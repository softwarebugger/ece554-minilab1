==> flow/design.v <==
module Multi_single
#(
    parameter WIDTH=8
)
(
    input [WIDTH-1:0] B,
    input [WIDTH-1:0] A,
    input FIFO_empty,
    input rst_n,
    input clk,
    input Clr,
    input EN,
    output EN_out,
    output FIFO_rd,
    output [WIDTH-1:0] B_next,
    output [3*WIDTH-1:0] C
);
    logic [WIDTH-1:0] B_ff, B_dff;
    logic EN_ff, EN_dff, EN_MAC;
    assign EN_out = EN_dff;
    assign B_next = B_dff;
    assign FIFO_rd = EN;
    always_ff @(posedge clk, negedge rst_n) begin
        if (!rst_n) begin
            B_ff <= 0;
            B_dff <= 0;
            EN_ff <= 0;
            EN_dff <= 0;
        end
        else begin
            if (Clr) begin
                B_ff <= 0;
                B_dff <= 0;
                EN_ff <= 0;
                EN_dff <= 0;
            end
            else begin
                B_ff <= B;
                B_dff <= B_ff;
                EN_ff <= EN;
                EN_dff <= EN_ff;
            end
            if (EN | EN_ff) begin
                EN_MAC <= 1;
            end
            else begin
                EN_MAC <= 0;
            end
        end
    end
    MAC
    #(
        .DATA_WIDTH(WIDTH)
    ) mac
    (
        .clk(clk),
        .rst_n(rst_n),
        .En(EN_MAC),
        .Clr(Clr),
        .Ain(A),
        .Bin(B),
        .Cout(C)
    );
endmodule
module MAC #
(
parameter DATA_WIDTH = 8
)
(
input clk,
input rst_n,
input En,
input Clr,
input [DATA_WIDTH-1:0] Ain,
input [DATA_WIDTH-1:0] Bin,
output [DATA_WIDTH*3-1:0] Cout
);
logic [DATA_WIDTH*3-1:0] Cout_in, sum;
assign Cout = Cout_in;
always_ff @(posedge clk, negedge rst_n) begin
    if (!rst_n) begin
        Cout_in <= 0;
        sum <= 0;
    end
    else if (Clr) begin
        Cout_in <= 0;
        sum <= 0;
    end
    else if (En) begin
        sum <= (Ain * Bin);
        Cout_in <= Cout_in + sum;
    end
end
endmodule
[Tool chain data of Multi_single]
The steps from the RTL of Multi_single to its reports follow in flow order.
Lines are those of the file above, counted from 1.
Operators: Yosys type, input widths -> output width; for muxes data width and select width s.
Library cell names are shortened.
Not given: --
Design
  top: Multi_single
  clock input: clk
  cell library: sky130hd
  library corner: tt_025C_1v80

[Word level]
Yosys after proc, flatten, opt, wreduce and memory -nomap, before mapping. Memory bits, and registers merged into a memory's read port (data or address), are not among the register bits. Print and check cells are not counted. Equal cells are merged and count once.
Cells by class
  $add $sub $neg: 1
  multipliers: 1
  div/mod/pow operators: 0
  order comparisons: 0
  eq/ne operators: 0
  shift-type cells: 0
  muxes and demuxes: 9
  bitwise logic cells: 1
  reductions and logical operators: 1
Operator list (count)
  $mul 8x8->16: 1
  $mux 24: 4
  $add 24x24->24: 1
  $mux 8: 2
  $mux 1: 3
  $reduce_bool 2->1: 1
  $or 1x1->1: 1
Word-level totals
  register bits: 67
  bits in latches: 0
  bits in writable memories: 0
  bits in read-only memories: 0
  clocked read ports x word width: 0
  memories: 0
  input bits: 21
  output and inout port bits: 34
  cells after elaboration: 20

[Longest topological paths]
Depth = most cells in a row (Yosys ltp): at word level without a register or memory, in the mapped netlist without a sequential cell, where the memories' decode and read muxes count.
Depth
  word-level depth: 3
  ABC_AREA: 0
  mapped depth: 16

[After synthesis]
The flow's flattened synthesis, as Yosys stat reports it; memories are mapped. The netlist is that of the ABC_AREA named above (0 if unset); the other value can give another one.
Synthesis totals
  standard cells after synthesis: 543
  chip area (Yosys): 5210.0 µm²
  area of sequential cells: 1481.4 µm²
  flip-flop cells: 59
  buffer cells: 14
Cells by type (count)
  dfrtp_1: 58
  fa_1: 37
  ha_1: 52
  and2_1: 50
  inv_1: 52
  nand2_1: 39
  nor2_1: 38
  nor2b_1: 21
  mux2i_1: 12
  a21oi_1: 22
  xnor2_1: 9
  a21o_1: 9
  o21ai_0: 13
  a211oi_1: 8
  o211ai_1: 8
  nand3_1: 9
  o21a_1: 5
  o31ai_1: 5
Not listed: further types 47, cells in them 96.
By module: a second synthesis without flattening, with its own total; a netlist apart from the flattened one above.
Unflattened totals
  cell total of the unflattened synthesis: 538
  area (unflattened synthesis): 5212.5 µm²
Rows give one instance, submodules left out.
Modules
  MAC (DATA_WIDTH=8): instances 1, cells 498, area 4589.4 µm²
  Multi_single: instances 1, cells 40, area 623.1 µm²

[Worst setup path after synthesis]
Path of least setup slack by OpenSTA after synthesis, without wires, with an ideal clock, recovery checks aside; 20% of the period is set as input and as output delay. Where synthesis merged equal registers, the netlist keeps one of their names.
Timing post-synthesis
  kind: in2reg
  start point: input port A[1]
  end point: register mac.sum[13]
  period: 6.22 ns
  input delay: 1.244 ns
  arrival time: 4.873 ns
  required time: 6.096 ns
  slack: 1.223 ns
  delay of the path: 3.753 ns
  stages: 14
  buffers on the path: 0
  period reached after synthesis: 4.997 ns
"delay of the path" is the arrival time less input delay plus setup time.
"stages" counts driving pins, that of a launching flip-flop among them; a cell with two outputs on the path counts twice.
"period reached after synthesis" is the clock period less the worst setup slack; recovery checks do not enter. This is arithmetic on one report: input and output delays are still those of the set period (20% each).
The rows between start and end are the longest chain of elaborated cells between them; the timing report does not say that the signal goes this way. Where chains are equally long, one stands for them.
A line is the first line of the expression or statement that the cell stems from. Yosys adds cells for indexed reads and writes and turns some case tables into memories.
At most two assigning lines are given for a register; there are more.
On the way, post-synthesis
  cell sequence: and2_1 > fa_1 > fa_1 > inv_1 > fa_1 > fa_1 > inv_1 > ha_1 > o21a_1 > a21oi_1 > o22ai_1 > o41ai_1 > nor4_1 > a211o_1
  length of the longest elaborated chain: 3
  elaborated cells on any way between the ends: 3
  RTL lines with such cells: 3
  those cells by class: 1 x mul; 2 x mux
Ends and longest elaborated chain, post-synthesis
  start, declared: line 7  | input [WIDTH-1:0] A,
  $mul 8x8->16: line 90  | sum <= (Ain * Bin);
  $mux 24: line 89  | else if (En) begin
  $mux 24: line 85  | else if (Clr) begin
  end, assigned: line 83  | sum <= 0;
  end, assigned: line 90
  end, declared: line 78  | logic [DATA_WIDTH*3-1:0] Cout_in, sum;

[Path in the finished layout]
From the final timing report of flow run A: the path of least setup slack in the routed layout; clock arrival at registers is part of the times.
Timing after layout
  kind: in2reg
  start point: input port A[0]
  end point: register mac.sum[13]
  period: 6.11 ns
  input delay: 1.22 ns
  arrival time: 5.86 ns
  required time: 6.32 ns
  slack: 0.46 ns
  stages: 16
  buffers on the path: 1
The rows between start and end are the longest chain of elaborated cells between them; the timing report does not say that the signal goes this way. Where chains are equally long, one stands for them.
At most two assigning lines are given for a register; there are more.
On the way, after layout
  cell sequence: clkdlybuf4s50_1 > nand2_1 > fa_1 > fa_1 > inv_1 > fa_1 > inv_1 > fa_1 > inv_1 > ha_1 > o21a_1 > a21oi_1 > o22ai_1 > o41ai_1 > nor4_1 > a211o_1
  length of the longest elaborated chain: 3
  elaborated cells on any way between the ends: 3
  RTL lines with such cells: 3
  those cells by class: 1 x mul; 2 x mux
Ends and longest elaborated chain, after layout
  start, declared: line 7  | input [WIDTH-1:0] A,
  $mul 8x8->16: line 90  | sum <= (Ain * Bin);
  $mux 24: line 89  | else if (En) begin
  $mux 24: line 85  | else if (Clr) begin
  end, assigned: line 83  | sum <= 0;
  end, assigned: line 90
  end, declared: line 78  | logic [DATA_WIDTH*3-1:0] Cout_in, sum;

# Flow runs of Multi_single

Top module Multi_single; platform sky130hd; tools Yosys and OpenROAD; 2 stored runs in no particular order. Input and output delays are each 20% of the period that was set; the output load is 0.01 pF.
"achieved clock period (ns)": clock period set for the run, less the worst setup slack. It is reckoned from that one timing run; input and output delays stay at 20% of the period that was set.
By "worst setup path time (ns)" is meant the share of the clock period that the worst setup path is allowed (20% is reserved at inputs, 20% at outputs), minus its slack. Clock arrival times at its registers enter into it.
"finish__power__total" rests on the timing tool's default activity at the inputs, not on a simulated workload.

Flow files of flow run A
==> flow/run.sh <==
#!/bin/bash
# the make line also repeats the synthesis and layout settings of config.mk as NAME=value (left out here)
make -C /OpenROAD-flow-scripts/flow DESIGN_CONFIG=/design/flow/config.mk WORK_HOME=/design/flow/orfs CLKGATE_MAP_FILE= finish
==> flow/config.mk <==
export PLATFORM = sky130hd
export DESIGN_NAME = Multi_single
export DESIGN_NICKNAME = Multi_single
export VERILOG_FILES = /design/flow/design.v
export SDC_FILE = /design/flow/constraint.sdc
export NUM_CORES = 4
export LEC_CHECK = 0
export CAP_MARGIN = 20
export CORE_MARGIN = 2
export CORE_UTILIZATION = 40
export SLEW_MARGIN = 20
==> flow/constraint.sdc <==
create_clock -name core_clock -period 6.11 [get_ports {clk}]
set_input_delay 1.2220 -clock core_clock [delete_from_list [all_inputs] [get_ports {clk}]]
set_output_delay 1.2220 -clock core_clock [all_outputs]
set_load 0.01 [all_outputs]

report of flow run A
yosys chip area after synthesis (um^2): 5210.0
finish__design__die__area: 13953.5
finish__design__instance__utilization: 0.4927
finish__timing__setup__ws: 0.460
finish__timing__setup__tns: 0.000
finish__timing__hold__ws: 0.465
finish__power__total: 1.849e-03
achieved clock period (ns): 5.650
worst setup path time (ns): 4.43
worst setup path kind: in2reg

Flow files of flow run B
==> flow/run.sh <==
#!/bin/bash
# the make line also repeats the synthesis and layout settings of config.mk as NAME=value (left out here)
make -C /OpenROAD-flow-scripts/flow DESIGN_CONFIG=/design/flow/config.mk WORK_HOME=/design/flow/orfs CLKGATE_MAP_FILE= finish
==> flow/config.mk <==
export PLATFORM = sky130hd
export DESIGN_NAME = Multi_single
export DESIGN_NICKNAME = Multi_single
export VERILOG_FILES = /design/flow/design.v
export SDC_FILE = /design/flow/constraint.sdc
export NUM_CORES = 4
export LEC_CHECK = 0
export CAP_MARGIN = 20
export CORE_ASPECT_RATIO = 0.62
export CORE_MARGIN = 2
export CORE_UTILIZATION = 31
export CTS_CLUSTER_SIZE = 89
export MAX_ROUTING_LAYER = met5
export PLACE_DENSITY = 0.76
export SETUP_SLACK_MARGIN = -0.01
export SLEW_MARGIN = 20
==> flow/constraint.sdc <==
create_clock -name core_clock -period 3.89 [get_ports {clk}]
set_input_delay 0.7780 -clock core_clock [delete_from_list [all_inputs] [get_ports {clk}]]
set_output_delay 0.7780 -clock core_clock [all_outputs]
set_load 0.01 [all_outputs]

report of flow run B
yosys chip area after synthesis (um^2): 5210.0
finish__design__die__area: 17889.3
finish__design__instance__utilization: 0.4147
finish__timing__setup__ws: -0.243
finish__timing__setup__tns: -1.067
finish__timing__hold__ws: 0.457
finish__power__total: 3.410e-03
achieved clock period (ns): 4.133
worst setup path time (ns): 3.36
worst setup path kind: in2reg

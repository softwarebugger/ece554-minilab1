==> flow/design.v <==
module FIFO
#(
  parameter DEPTH=8,
  parameter DATA_WIDTH=8
)
(
  input  clk,
  input  rst_n,
  input  rden,
  input  wren,
  input  [DATA_WIDTH-1:0] i_data,
  output [DATA_WIDTH-1:0] o_data,
  output full,
  output empty
);
parameter cnt_width = $clog2(DEPTH);
logic [cnt_width:0] cnt;
logic [cnt_width-1:0] rptr;
logic [cnt_width-1:0] wptr;
logic [DATA_WIDTH-1:0] o_data_in;
logic [DATA_WIDTH-1:0] FIFO [DEPTH-1:0];
assign full = (cnt==DEPTH) ? 1'b1 : 1'b0;
assign empty = (cnt==0) ? 1'b1 : 1'b0;
assign o_data = o_data_in;
always_ff @(posedge clk, negedge rst_n) begin
  if (rst_n==1'b0) begin
    cnt <= 0;
    rptr <= 0;
    wptr <= 0;
  end
  else if (wren==1'b1 && !full && rden==1'b1 && !empty) begin
    cnt <= cnt;
    FIFO[wptr] <= i_data;
    o_data_in <= FIFO[rptr];
    if (wptr == DEPTH-1) wptr <= 0;
    else wptr <= wptr + 1;
    if (rptr == DEPTH-1) rptr <= 0;
    else rptr <= rptr + 1;
  end
  else begin
    if (wren==1'b1 && !full) begin
      FIFO[wptr] <= i_data;
      cnt <= cnt + 1;
      if (wptr == DEPTH-1) wptr <= 0;
      else wptr <= wptr + 1;
    end
    if (rden==1'b1 && !empty) begin
      o_data_in <= FIFO[rptr];
      cnt <= cnt - 1;
      if (rptr == DEPTH-1) rptr <= 0;
      else rptr <= rptr + 1;
    end 
  end
end
endmodule
* Tool chain data of FIFO
The steps from the RTL of FIFO to its reports follow in flow order.
Line numbers count from 1 in the design file above.
Library cell names are shortened.
Not given: n/a
- Top module :: FIFO
- Clock port :: clk
- Cell library :: sky130hd
- Library corner :: tt_025C_1v80

* After elaboration
Counts by Yosys on the flattened word-level netlist (proc, flatten, opt, wreduce). Print and check cells are left out. Cells with the same type and inputs are merged into one.
- Register bits after elaboration :: 82
- Bits in latches :: 0
- RAM bits :: 0
- Memory bits (read-only) :: 0
- Clocked read ports x word width :: 0
- Memories kept :: 0
- Output and inout port bits :: 10
- Cells after elaboration :: 84
- Add/sub/neg operators :: 4
- Multiply operators :: 0
- Divide/modulo/power cells :: 0
- $lt $le $gt $ge :: 0
- Equal/unequal tests :: 15
- Shifts and indexed selects :: 0
- Multiplexer cells :: 37
- Bitwise gates (word level) :: 1
- Reduce/logical cells :: 15
** Operator list (number)
- 8-bit two-way mux :: 26
- 8-bit case mux with 8-bit select :: 1
- 3-bit == test with constant B :: 8
- 3-bit two-way mux :: 6
- 3-bit by 2-bit == test with 1-bit output with constant B :: 4
- 4-bit two-way mux :: 2
- 2-bit AND reduction :: 3
- 2-bit nonzero test :: 3
- 3-bit by 1-bit adder with 3-bit output with constant B :: 2
- 3-bit by 1-bit == test with 1-bit output with constant B :: 2
- 3-bit logical NOT :: 2
- 1-bit logical AND :: 4
- 4-bit by 1-bit adder with 4-bit output with constant B :: 1
- 4-bit by 1-bit subtractor with 4-bit output with constant B :: 1
- 4-bit == test with constant B :: 1
- 4-bit logical NOT :: 1
- 1-bit logical NOT :: 2
- 1-bit two-way mux :: 2
- 1-bit NOT :: 1

* Longest topological paths
Yosys ltp: most cells in a row. Word level: on the elaborated netlist, between registers, memories and ports. Mapped: between sequential cells and ports; inverters and the memories' decode and read muxes count.
- Word-level depth :: 8
- ABC_AREA :: 0
- Depth in mapped cells :: 7

* After synthesis
Source: synth_stat.txt of the flow (Yosys; design flattened, memories mapped). It holds for the ABC_AREA given above (unset counts as 0); a run with the other value may have another netlist.
Totals and module areas in this step are rounded.
** Cells by type
- edfxtp_1 :: number 72, total area 2.16E+03 sq um
- dfrtp_1 :: number 10, total area 250.24 sq um
- ha_1 :: number 14, total area 175.168 sq um
- a222oi_1 :: number 8, total area 80.077 sq um
- a221oi_1 :: number 6, total area 52.55 sq um
- a21oi_1 :: number 10, total area 50.048 sq um
- and3_1 :: number 8, total area 50.048 sq um
- mux2_2 :: number 4, total area 45.043 sq um
- o21ai_0 :: number 9, total area 45.043 sq um
- inv_1 :: number 10, total area 37.536 sq um
- nor2_1 :: number 10, total area 37.536 sq um
- a221o_1 :: number 3, total area 30.029 sq um
- nand2_1 :: number 8, total area 30.029 sq um
- xnor2_1 :: number 3, total area 26.275 sq um
- and2_1 :: number 4, total area 25.024 sq um
- fa_1 :: number 1, total area 20.019 sq um
- mux2i_1 :: number 2, total area 20.019 sq um
- clkbuf_1 :: number 5, total area 18.768 sq um
Not listed: further types 15, cells in them 23.
- Standard cells after synthesis :: 210
- Cell area after synthesis :: 3340 sq um
- Flip-flop cells :: 82

* Timing after synthesis
Source: OpenSTA report_checks on the synthesized netlist (no wires, ideal clock, input and output delay 20% of the period each), path of least setup slack; recovery checks are left aside. Register names are those of the netlist, which keeps one name where synthesis merged equal registers.
- Kind :: reg2reg
- From :: reg cnt[1]
- To :: reg cnt[3]
- Period :: 2.24 ns
- Arrival :: 2.089 ns
- Slack :: 0.071 ns
- Delay of the path :: 2.169 ns
- Stages :: 8
- Period reached after synthesis :: 2.169 ns
"delay of the path" = arrival - input delay + setup time.
"stages": output pins that drive a net of the path, with the launching flip-flop's if there is one; two outputs of one cell count as two.
"period reached after synthesis" is the clock period less the worst setup slack; recovery checks do not enter. This is arithmetic on one report: input and output delays are still those of the set period (20% each).
The rows between start and end are the longest chain of elaborated cells between them; the timing report does not say that the signal goes this way. Where chains are equally long, one stands for them.
A line is the first line of the expression or statement that the cell stems from. Yosys adds cells for indexed reads and writes and turns some case tables into memories.
A register here has more assigning lines than the two given.
- Path through :: dfrtp_1 -> o41ai_2 -> inv_1 -> ha_1 -> a21o_1 -> a21oi_1 -> mux2i_1 -> xnor2_1
- Length of the longest elaborated chain :: 8
- Elaborated cells on any way between the ends :: 17
- Those cells by class :: 2 x add/sub; 1 x eq/ne; 4 x mux; 1 x logic; 9 x reduce/logical
** RTL lines, path after synthesis
- from (decl) :: line 17 : logic [cnt_width:0] cnt;
- from (assign) :: line 32 : cnt <= cnt;
- from (assign) :: line 43 : cnt <= cnt + 1;
- 4-bit == test :: line 22 : assign full = (cnt==DEPTH) ? 1'b1 : 1'b0;
- 1-bit two-way mux :: line 22
- 1-bit logical NOT :: line 31 : else if (wren==1'b1 && !full && rden==1'b1 && !empty) begin
- 1-bit logical AND x3 :: line 31
- 1-bit NOT
- 2-bit AND reduction
- to (assign) :: line 32
- to (assign) :: line 43
- to (decl) :: line 17

* Path in the finished layout
Path of least setup slack in the final report of entry A (OpenROAD, finished layout, wires in). Where an end is a register, its clock arrival counts in the times.
- Kind :: reg2out
- From :: reg cnt[3]
- To :: out full
- Period :: 2.22 ns
- Arrival :: 1.69 ns
- Slack :: 0.09 ns
- Stages :: 4
The rows between start and end are the longest chain of elaborated cells between them; the timing report does not say that the signal goes this way. Where chains are equally long, one stands for them.
A register here has more assigning lines than the two given.
- Path through :: dfrtp_1 -> or4b_4 -> inv_2 -> dlygate4sd2_1
- Length of the longest elaborated chain :: 2
- Elaborated cells on any way between the ends :: 2
- Those cells by class :: 1 x eq/ne; 1 x mux
** RTL lines, path post-layout
- from (decl) :: line 17 : logic [cnt_width:0] cnt;
- from (assign) :: line 32 : cnt <= cnt;
- from (assign) :: line 43 : cnt <= cnt + 1;
- 4-bit == test :: line 22 : assign full = (cnt==DEPTH) ? 1'b1 : 1'b0;
- 1-bit two-way mux :: line 22
- to (decl) :: line 13 : output full,

Appendix: measured runs

Top module FIFO; platform sky130hd; tools Yosys and OpenROAD; 2 stored runs in no particular order. Input and output delays are each 20% of the period that was set; the output load is 0.01 pF.
"clock period achieved" is the run's clock period less its worst setup slack. It is reckoned from that one timing run; input and output delays stay at 20% of the period that was set.
"critical path time": the worst setup path's part of the clock period (all of it between registers, 20% less for each end at a port) less its slack. A launch clock that arrives late makes it longer, a capture clock that arrives late makes it shorter.
By "total power after layout" is meant OpenSTA's value without simulated activity: inputs other than the clock are taken to toggle once in ten clock periods, and the tool carries that through the logic.
The measured numbers are rounded.

** Entry A
- Settings :: period_ns=2.22; CORE_UTILIZATION=61; CAP_MARGIN=20; CORE_MARGIN=2; SLEW_MARGIN=20
- Yosys chip area after synthesis :: 3340 sq um
- Total die area :: 6090 sq um
- Standard-cell area after routing :: 4020 sq um
- Final design utilization :: 77.2%
- Setup slack of the critical path :: 0.086 ns
- Setup total negative slack :: 0.000 ns
- Total power after layout :: 0.0049 W
- Clock period achieved :: 2.134 ns
- Critical path time :: 1.69 ns
- Class of the worst setup path :: reg2out

** Entry B
- Settings :: period_ns=1.64; CORE_UTILIZATION=70; PLACE_DENSITY=0.5; CORE_ASPECT_RATIO=1.58; TNS_END_PERCENT=65; ABC_AREA=0; CAP_MARGIN=30; CORE_MARGIN=2; SLEW_MARGIN=20
- Yosys chip area after synthesis :: 3340 sq um
- Total die area :: 5360 sq um
- Standard-cell area after routing :: 4340 sq um
- Final design utilization :: 94.8%
- Setup slack of the critical path :: -0.479 ns
- Setup total negative slack :: -16.0 ns
- Total power after layout :: 0.0077 W
- Clock period achieved :: 2.119 ns
- Critical path time :: 2.12 ns
- Class of the worst setup path :: reg2reg
